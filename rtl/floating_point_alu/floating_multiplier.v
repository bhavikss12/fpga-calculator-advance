==> flow/design.v <==
module fp_multiplier (
    input wire clk,
    input wire reset,
    input wire [31:0] a,
    input wire [31:0] b,
    input wire start,
    output reg [31:0] result,
    output reg done,
    output reg overflow,
    output reg underflow
);
    reg [1:0] state;
    localparam IDLE = 2'b00;
    localparam COMPUTE = 2'b01;
    localparam DONE = 2'b10;
    wire sign_a = a[31];
    wire sign_b = b[31];
    wire [7:0] exp_a = a[30:23];
    wire [7:0] exp_b = b[30:23];
    wire [23:0] mant_a = {1'b1, a[22:0]};
    wire [23:0] mant_b = {1'b1, b[22:0]};
    wire a_is_zero = ((a[30:23] == 8'h00) && (a[22:0] == 23'h0));
    wire b_is_zero = ((b[30:23] == 8'h00) && (b[22:0] == 23'h0));
    wire a_is_inf = ((a[30:23] == 8'hFF) && (a[22:0] == 23'h0));
    wire b_is_inf = ((b[30:23] == 8'hFF) && (b[22:0] == 23'h0));
    reg result_sign;
    reg signed [9:0] result_exp_temp;
    reg [7:0] result_exp;
    reg [47:0] mant_product;
    reg [22:0] result_mant;
    always @(posedge clk or posedge reset) begin
        if (reset) begin
            state <= IDLE;
            result <= 32'h0;
            done <= 1'b0;
            overflow <= 1'b0;
            underflow <= 1'b0;
        end else begin
            case (state)
                IDLE: begin
                    done <= 1'b0;
                    if (start) begin
                        state <= COMPUTE;
                        overflow <= 1'b0;
                        underflow <= 1'b0;
                    end
                end
                COMPUTE: begin                    
                    if (a_is_zero || b_is_zero) begin
                        result <= 32'h00000000;
                    end else if (a_is_inf || b_is_inf) begin
                        result_sign = sign_a ^ sign_b;
                        result <= {result_sign, 8'hFF, 23'h0};
                    end else begin
                        result_sign = sign_a ^ sign_b;
                        result_exp_temp = exp_a + exp_b - 127;
                        mant_product = mant_a * mant_b;
                        if (mant_product[47]) begin
                            result_mant = mant_product[46:24];
                            result_exp_temp = result_exp_temp + 1;
                        end else begin
                            result_mant = mant_product[45:23];
                        end
                        if (result_exp_temp >= 255) begin
                            result_exp = 8'hFF;
                            result_mant = 23'h0;
                            overflow <= 1'b1;
                        end else if (result_exp_temp <= 0) begin
                            result_exp = 8'h00;
                            result_mant = 23'h0;
                            underflow <= 1'b1;
                        end else begin
                            result_exp = result_exp_temp[7:0];
                        end
                        result <= {result_sign, result_exp, result_mant};
                    end
                    state <= DONE;
                end
                DONE: begin
                    done <= 1'b1;
                    if(!start)
                        state <= IDLE;
                end
                default: state <= IDLE;
            endcase
        end
    end
endmodule
### From RTL to reports: fp_multiplier

The steps from the RTL of fp_multiplier to its reports follow in flow order.
Line numbers count from 1 in the design file above.
Operators carry their Yosys type and port widths (W data, S select, Z words).
Cell names lack the library's common part.
The mark -- stands for no value.

| design | value |
|---|---|
| design top | fp_multiplier |
| clock port | clk |
| cell library | sky130hd |
| library corner | tt_025C_1v80 |

### After elaboration

Source: Yosys, flattened and elaborated, memories not mapped. Widths are those after wreduce. Registers that Yosys merges into a memory's read port (data or address) are not register bits. Print and check cells do not count. Equal cells are merged and count once.

| word-level totals | value |
|---|---|
| cells after elaboration | 64 |
| register bits after elaboration | 37 |

| cells by class | value |
|---|---|
| mux-type cells | 25 |
| multiply operators | 1 |
| magnitude comparators | 2 |
| $add $sub $neg | 3 |
| bitwise operators | 1 |
| eq/ne operators | 11 |
| reduce/logical cells | 16 |

Operators by type and width:

| operator | count |
|---|---|
| $mul A24 B24 Y48 | 1 |
| $mux W23 | 3 |
| $logic_not A23 Y1 | 2 |
| $mux W10 | 4 |
| $mux W32 | 1 |
| $mux W31 | 1 |
| $eq A8 B8 Y1 const B | 2 |
| $logic_not A8 Y1 | 2 |
| $mux W8 | 2 |
| $ne A2 B2 Y1 const B | 7 |
| $le A10 B1 Y1 const B | 1 |
| $add A10 B2 Y10 const B | 1 |
| $ge A10 B9 Y1 const B | 1 |
| $sub A9 B7 Y10 const B | 1 |
| $add A8 B8 Y9 | 1 |
| $mux W1 | 8 |
| $reduce_and A6 Y1 | 1 |
| $pmux W2 S3 | 1 |
| $pmux W1 S2 | 3 |
| $reduce_and A5 Y1 | 1 |
| $logic_and A1 B1 Y1 | 4 |
| $reduce_bool A2 Y1 | 2 |
| $mux W2 | 2 |
| $logic_or A1 B1 Y1 | 2 |
| $eq A2 B1 Y1 const B | 1 |
| $eq A2 B2 Y1 const B | 1 |
| $logic_not A2 Y1 | 1 |
| $reduce_and A2 Y1 | 1 |
| $xor A1 B1 Y1 | 1 |

### Depth

Longest topological path by Yosys (ltp), each cell counted once; first at word level (registers and memories cut), then after technology mapping (sequential cells cut; the memories' decode and read muxes count).

| depth | value |
|---|---|
| depth after elaboration | 13 |
| ABC_AREA | 0 |
| depth in mapped cells | 30 |

### Synthesis result

The flow's flattened synthesis, as Yosys stat reports it; memories are mapped. The netlist is that of the ABC_AREA named above (0 if unset); the other value can give another one.
Totals and module areas in this step are rounded.

Cells by type:

| cell | count |
|---|---|
| fa_1 | 482 |
| ha_1 | 185 |
| inv_1 | 603 |
| and2_1 | 219 |
| nand2_1 | 334 |
| dfrtp_1 | 37 |
| clkbuf_1 | 96 |
| o32ai_2 | 20 |
| nor2_1 | 68 |
| a21oi_1 | 42 |
| xnor2_1 | 24 |
| mux2i_1 | 13 |
| nor4_1 | 16 |
| o21ai_0 | 20 |
| nand4_1 | 15 |
| a21o_1 | 12 |
| nor3_1 | 17 |
| xor2_1 | 9 |

Other cell types: 62; their cells: 160.

| synthesis totals | value |
|---|---|
| flip-flops | 38 |
| standard cells after synthesis | 2372 |
| cell area after synthesis | 21000 µm² |

### Timing after synthesis

Source: OpenSTA report_checks on the synthesized netlist (no wires, ideal clock, input and output delay 20% of the period each), path of least setup slack; recovery checks are left aside. Register names are those of the netlist, which keeps one name where synthesis merged equal registers.

| path post-synthesis | value |
|---|---|
| path kind | input to register |
| start | in b[9] |
| end | reg result[0] |
| driving pins on the path | 28 |
| path delay | 7057 ps |
| arrival | 9421 ps |
| setup slack | 2784 ps |
| required time | 12204 ps |
| time at the first pin | 2460 ps |
| external input delay | 2460 ps |
| clock period | 12300 ps |
| library setup time | 96 ps |
| synthesis period reached | 9516 ps |

"path delay" is the arrival time less input delay plus setup time.
"driving pins on the path": output pins that drive a net of the path, with the launching flip-flop's if there is one; two outputs of one cell count as two.
"synthesis period reached" is the clock period less the worst setup slack; recovery checks do not enter. This is arithmetic on one report: input and output delays are still those of the set period (20% each).
Between the ends stands the longest chain of elaborated cells between them, by number of cells; it is not shown to be the way that was timed. Of several equally long chains one is given.
Each line given opens the expression or statement behind the cell; cells for indexed reads and writes are added by Yosys, which also makes memories of some case tables.
At most two assigning lines are given for a register; there are more.

| on the way, post-synthesis | value |
|---|---|
| path through | clkbuf_1 nand2_1 fa_1 inv_1 fa_1 inv_1 fa_1 inv_1 fa_1 fa_1 inv_1 fa_1 fa_1 inv_1 ha_1 and2_4 o311a_1 a311oi_2 o221ai_2 a22o_1 nor2_2 buf_6 mux2i_1 o211ai_1 or2_1 buf_6 buf_6 o32ai_2 |
| length of the longest elaborated chain | 11 |
| elaborated cells between the ends (all ways) | 17 |
| those cells by class | mul (1); compare (2); mux (9); reduce/logical (5) |

Ends and longest elaborated chain, post-synthesis:

| what | line | RTL |
|---|---|---|
| start: declaration | 5 | `input wire [31:0] b,` |
| $logic_not A23 Y1 | 25 | `wire b_is_inf = ((b[30:23] == 8'hFF) && (b[22:0] == 23'h0));` |
| $logic_and A1 B1 Y1 | 25 |  |
| $logic_or A1 B1 Y1 | 51 | `end else if (a_is_inf \|\| b_is_inf) begin` |
| $mux W10 | 51 |  |
| $mux W10 | 49 | `if (a_is_zero \|\| b_is_zero) begin` |
| $mux W10 | 39 | `case (state)` |
| $le A10 B1 Y1 | 68 | `end else if (result_exp_temp <= 0) begin` |
| $mux W23 | 68 |  |
| $mux W23 | 64 | `if (result_exp_temp >= 255) begin` |
| $mux W31 | 51 |  |
| $mux W32 | 49 |  |
| end: assignment | 53 | `result <= {result_sign, 8'hFF, 23'h0};` |
| end: assignment | 75 | `result <= {result_sign, result_exp, result_mant};` |
| end: declaration | 7 | `output reg [31:0] result,` |

Appendix: runs

Stored flow runs of fp_multiplier (2 of them; Yosys, OpenROAD, sky130hd). They differ in their settings and are not a sequence. Constraints: input delay and output delay 20% of the set period each, output load 0.01 pF.
A setting shown as . is not set for that run.

| run name | period_ns | CORE_UTILIZATION | PLACE_DENSITY | CORE_MARGIN | CELL_PAD_IN_SITES_DETAIL_PLACEMENT | TNS_END_PERCENT | CAP_MARGIN | SLEW_MARGIN | MIN_ROUTING_LAYER | MAX_ROUTING_LAYER | SETUP_SLACK_MARGIN | CORE_ASPECT_RATIO | CELL_PAD_IN_SITES_GLOBAL_PLACEMENT | ABC_AREA | GPL_ROUTABILITY_DRIVEN |
|---|---|---|---|---|---|---|---|---|---|---|---|---|---|---|---|
| flow run A | 8.95 | 51 | 0.63 | 7 | 2 | 95 | 0 | 15 | met1 | met5 | . | . | . | . | . |
| flow run B | 5.53 | 66 | 0.39 | 2 | . | . | 20 | 5 | met2 | met5 | 1.11 | 0.86 | 2 | 0 | 0 |

Flow run A: not finished: placement ended with error DPL-0033
Flow run B: not finished: placement ended with error GPL-0301
